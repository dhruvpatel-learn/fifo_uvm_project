==> flow/design.v <==
module fifo #(
    parameter int DATA_WIDTH = 8,
    parameter int DEPTH = 16,
    parameter int ADDR_WIDTH = $clog2(DEPTH)
) (
    input  logic                    clk,
    input  logic                    rst_n,
    input  logic                    wr_en,
    input  logic                    rd_en,
    input  logic [DATA_WIDTH-1:0]   data_in,
    output logic [DATA_WIDTH-1:0]   data_out,
    output logic                    full,
    output logic                    empty
);
    logic [DATA_WIDTH-1:0] mem [0:DEPTH-1];
    logic [ADDR_WIDTH:0]   wr_ptr;
    logic [ADDR_WIDTH:0]   rd_ptr;
    logic [ADDR_WIDTH:0]   count;
    always_ff @(posedge clk or negedge rst_n) begin
        if (!rst_n) begin
            wr_ptr <= '0;
            rd_ptr <= '0;
            count  <= '0;
        end else begin
            if (wr_en && !full) begin
                wr_ptr <= wr_ptr + 1;
                count  <= count + 1;
            end
            if (rd_en && !empty) begin
                rd_ptr <= rd_ptr + 1;
                count  <= count - 1;
            end
            if (wr_en && rd_en && !full && !empty) begin
                count <= count;  
            end
        end
    end
    always_ff @(posedge clk) begin
        if (wr_en && !full) begin
            mem[wr_ptr[ADDR_WIDTH-1:0]] <= data_in;
        end
    end
    assign data_out = mem[rd_ptr[ADDR_WIDTH-1:0]];
    assign full  = (count == DEPTH);
    assign empty = (count == 0);
endmodule
* Reports on fifo *
Tool output for the design above, in the order of the flow.
Line numbers count from 1 in the design file above.
Cell names lack the library's common part.
The mark n/a stands for no value.

design
  design top = fifo
  clock = clk
  standard-cell library = sky130hd
  corner = tt_025C_1v80

* After elaboration *
Source: Yosys, flattened and elaborated, memories not mapped. Widths are those after wreduce. Registers that Yosys merges into a memory's read port (data or address) are not register bits. Print and check cells do not count. Equal cells are merged and count once.
Memory sizes are those after Yosys's memory passes, which may raise the word count (mostly to a power of two), join words into wider ones and drop unused or constant bits.

operators by class
  bitwise logic cells = 1
  add/sub/neg operators = 4
  multiplexer cells = 5
  equality and inequality tests = 1
  reduce/logical cells = 10

operators with widths
  kind                                       count
  adder 5 x 1 -> 5 bit with constant B       3
  two-way mux 5 bit                          2
  two-way mux 8 bit                          1
  logical AND 1 bit                          5
  subtractor 5 x 1 -> 5 bit with constant B  1
  equality test 5 bit with constant B        1
  zero test 5 bit                            1
  two-way mux 4 bit                          1
  zero test 1 bit                            2
  AND reduction 2 bit                        1
  nonzero test 2 bit                         1
  NOT 1 bit                                  1
  two-way mux 1 bit                          1

word-level totals
  register bits = 15
  word-level cells = 25
  output and inout port bits = 10
  input bits = 12
  memories = 1
  bits in writable memories = 128

memories
  name  words  bits a word  read ports  write ports  RTL line  source
  mem   16     8            1           1            15        logic [DATA_WIDTH-1:0] mem [0:DEPTH-1];

* Longest topological paths *
Depth = most cells in a row (Yosys ltp): at word level without a register or memory, in the mapped netlist without a sequential cell, where the memories' decode and read muxes count.

logic depth
  depth after elaboration = 6
  ABC_AREA = 0
  depth in mapped cells = 11

* Netlist *
Source: synth_stat.txt of the flow (Yosys; design flattened, memories mapped). It holds for the ABC_AREA given above (unset counts as 0); a run with the other value may have another netlist.
Totals and module areas in this step are rounded.

cells by type
  cell type  count  area in all (um^2)
  edfxtp_1   128    3.84E+03
  mux4_2     40     900.864
  dfrtp_1    13     325.312
  ha_1       8      100.096
  and2_1     13     81.328
  xnor2_1    8      70.067
  buf_6      4      45.043
  and4_1     4      35.034
  mux2i_1    3      30.029
  a221oi_1   3      26.275
  clkbuf_1   7      26.275
  nand2_1    7      26.275
  a211oi_1   3      22.522
  fa_1       1      20.019
  nor2b_1    3      18.768
  xor2_1     2      17.517
  a21o_1     2      15.014
  a21oi_1    3      15.014

Other cell types: 22; their cells: 34.

mapped netlist
  sequential part of the area = 4,169 um^2
  mapped area = 5,838 um^2
  flip-flop cells = 141
  standard cells after synthesis = 286
  buffer cells = 18

* Worst setup path after synthesis *
Path of least setup slack by OpenSTA after synthesis, without wires, with an ideal clock, recovery checks aside; 20% of the period is set as input and as output delay. Where synthesis merged equal registers, the netlist keeps one of their names.

timing post-synthesis
  path kind = flip-flop to flip-flop
  start point = register count[1]
  end point = register count[4]
  required time = 3.873 ns
  clock period = 4.02 ns
  path delay = 2.742 ns
  arrival = 2.595 ns
  launch time at the first pin = 0.000 ns
  setup slack = 1.278 ns
  library setup time = 0.147 ns
  stages = 12
  synthesis period reached = 2.742 ns

"path delay" is the arrival time less input delay plus setup time.
"stages": output pins that drive a net of the path, with the launching flip-flop's if there is one; two outputs of one cell count as two.
"synthesis period reached" = period - worst setup slack (recovery checks aside). The figure is calculated, with input and output delays left at 20% of the set period.
At most two assigning lines are given for a register; there are more.

on the way, post-synthesis
  cell sequence = dfrtp_1 or4_1 buf_2 nor2_4 nor2b_1 buf_6 fa_1 a21o_1 a21oi_1 nor2b_1 a211oi_1 a221oi_1
  elaborated cells between the ends (all ways) = 15
  classes of those cells = add/sub (2); eq/ne (1); mux (2); logic (1); reduce/logical (9)

ends and longest elaborated chain, post-synthesis
  item                RTL line  source
  start: declaration  18        logic [ADDR_WIDTH:0]   count;
  start: assignment   27        count  <= count + 1;
  start: assignment   31        count  <= count - 1;
  end: assignment     27
  end: assignment     31
  end: declaration    18

No chain of elaborated cells between the ends is given.
Nets of the timed path that keep an RTL name, with a line that drives or declares them; the list need not be complete.

nets with RTL names, path post-synthesis
  signal  RTL line  source
  empty   45        assign empty = (count == 0);

* Path in the finished layout *
From the final timing report of flow run 1: the path of least setup slack in the routed layout; clock arrival at registers is part of the times.

timing after layout
  path kind = flip-flop to output port
  start point = register rd_ptr[0]
  end point = output port data_out[0]
  stages = 6
  setup slack = -0.16 ns
  arrival = 2.27 ns
  launch time at the first pin = 0.41 ns
  clock period = 2.64 ns
  output delay = 0.53 ns
  required time = 2.11 ns

Between the ends stands the longest chain of elaborated cells between them, by number of cells; it is not shown to be the way that was timed. Of several equally long chains one is given.
A line is the first line of the expression or statement that the cell stems from. Yosys adds cells for indexed reads and writes and turns some case tables into memories.
A memory read counts as a cell of the chain, while the word-level depth stops at memories.

on the way, after layout
  cell sequence = dfrtp_2 buf_6 buf_12 mux4_2 mux4_2 buf_6
  cells in the longest elaborated chain = 1
  elaborated cells between the ends (all ways) = 1
  classes of those cells = memory (1)

ends and longest elaborated chain, after layout
  item                      RTL line  source
  start: declaration        17        logic [ADDR_WIDTH:0]   rd_ptr;
  start: assignment         22        rd_ptr <= '0;
  start: assignment         30        rd_ptr <= rd_ptr + 1;
  memory read (16 x 8 bit)  15        logic [DATA_WIDTH-1:0] mem [0:DEPTH-1];
  end: declaration          11        output logic [DATA_WIDTH-1:0]   data_out,

Subject: fifo on sky130hd, stored results

Hello all,

Stored flow runs of fifo (2 of them; Yosys, OpenROAD, sky130hd). They differ in their settings and are not a sequence. Constraints: input delay and output delay 20% of the set period each, output load 0.01 pF.
By "period achieved" is meant the clock period of the run minus its worst setup slack. This is arithmetic on one report: input and output delays are still those of the set period (20% each).
"critical setup path time" = time allowed to the worst setup path (clock period - input delay - output delay, where it has them) - its slack; a late launch clock adds to it, a late capture clock takes from it.
Measured values are rounded.
Settings: - = not set for that run.

setting or result                                         flow run 1                flow run 2
period_ns                                                 2.64                      4.61
CORE_UTILIZATION                                          52                        18
PLACE_DENSITY_LB_ADDON                                    0.01                      0.12
HOLD_SLACK_MARGIN                                         -0.06                     -
CORE_ASPECT_RATIO                                         0.56                      -
CORE_MARGIN                                               9                         9
CELL_PAD_IN_SITES_GLOBAL_PLACEMENT                        1                         3
GPL_ROUTABILITY_DRIVEN                                    1                         -
CAP_MARGIN                                                5                         30
SLEW_MARGIN                                               20                        15
TNS_END_PERCENT                                           -                         55
area inside the die boundary (um^2)                       15,530                    39,240
setup slack of the critical path (ns)                     -0.155                    0.709
post-synthesis cell area (um^2)                           5,838                     5,838
period achieved (ns)                                      2.795                     3.901
critical setup path time (ns)                             2.27                      2.98
worst setup path kind                                     flip-flop to output port  flip-flop to output port
area of the standard cells in the finished layout (um^2)  7,183                     7,099
final utilization (%)                                     66.8                      22.3
total negative slack (ns)                                 -0.995                    0.000

Thanks
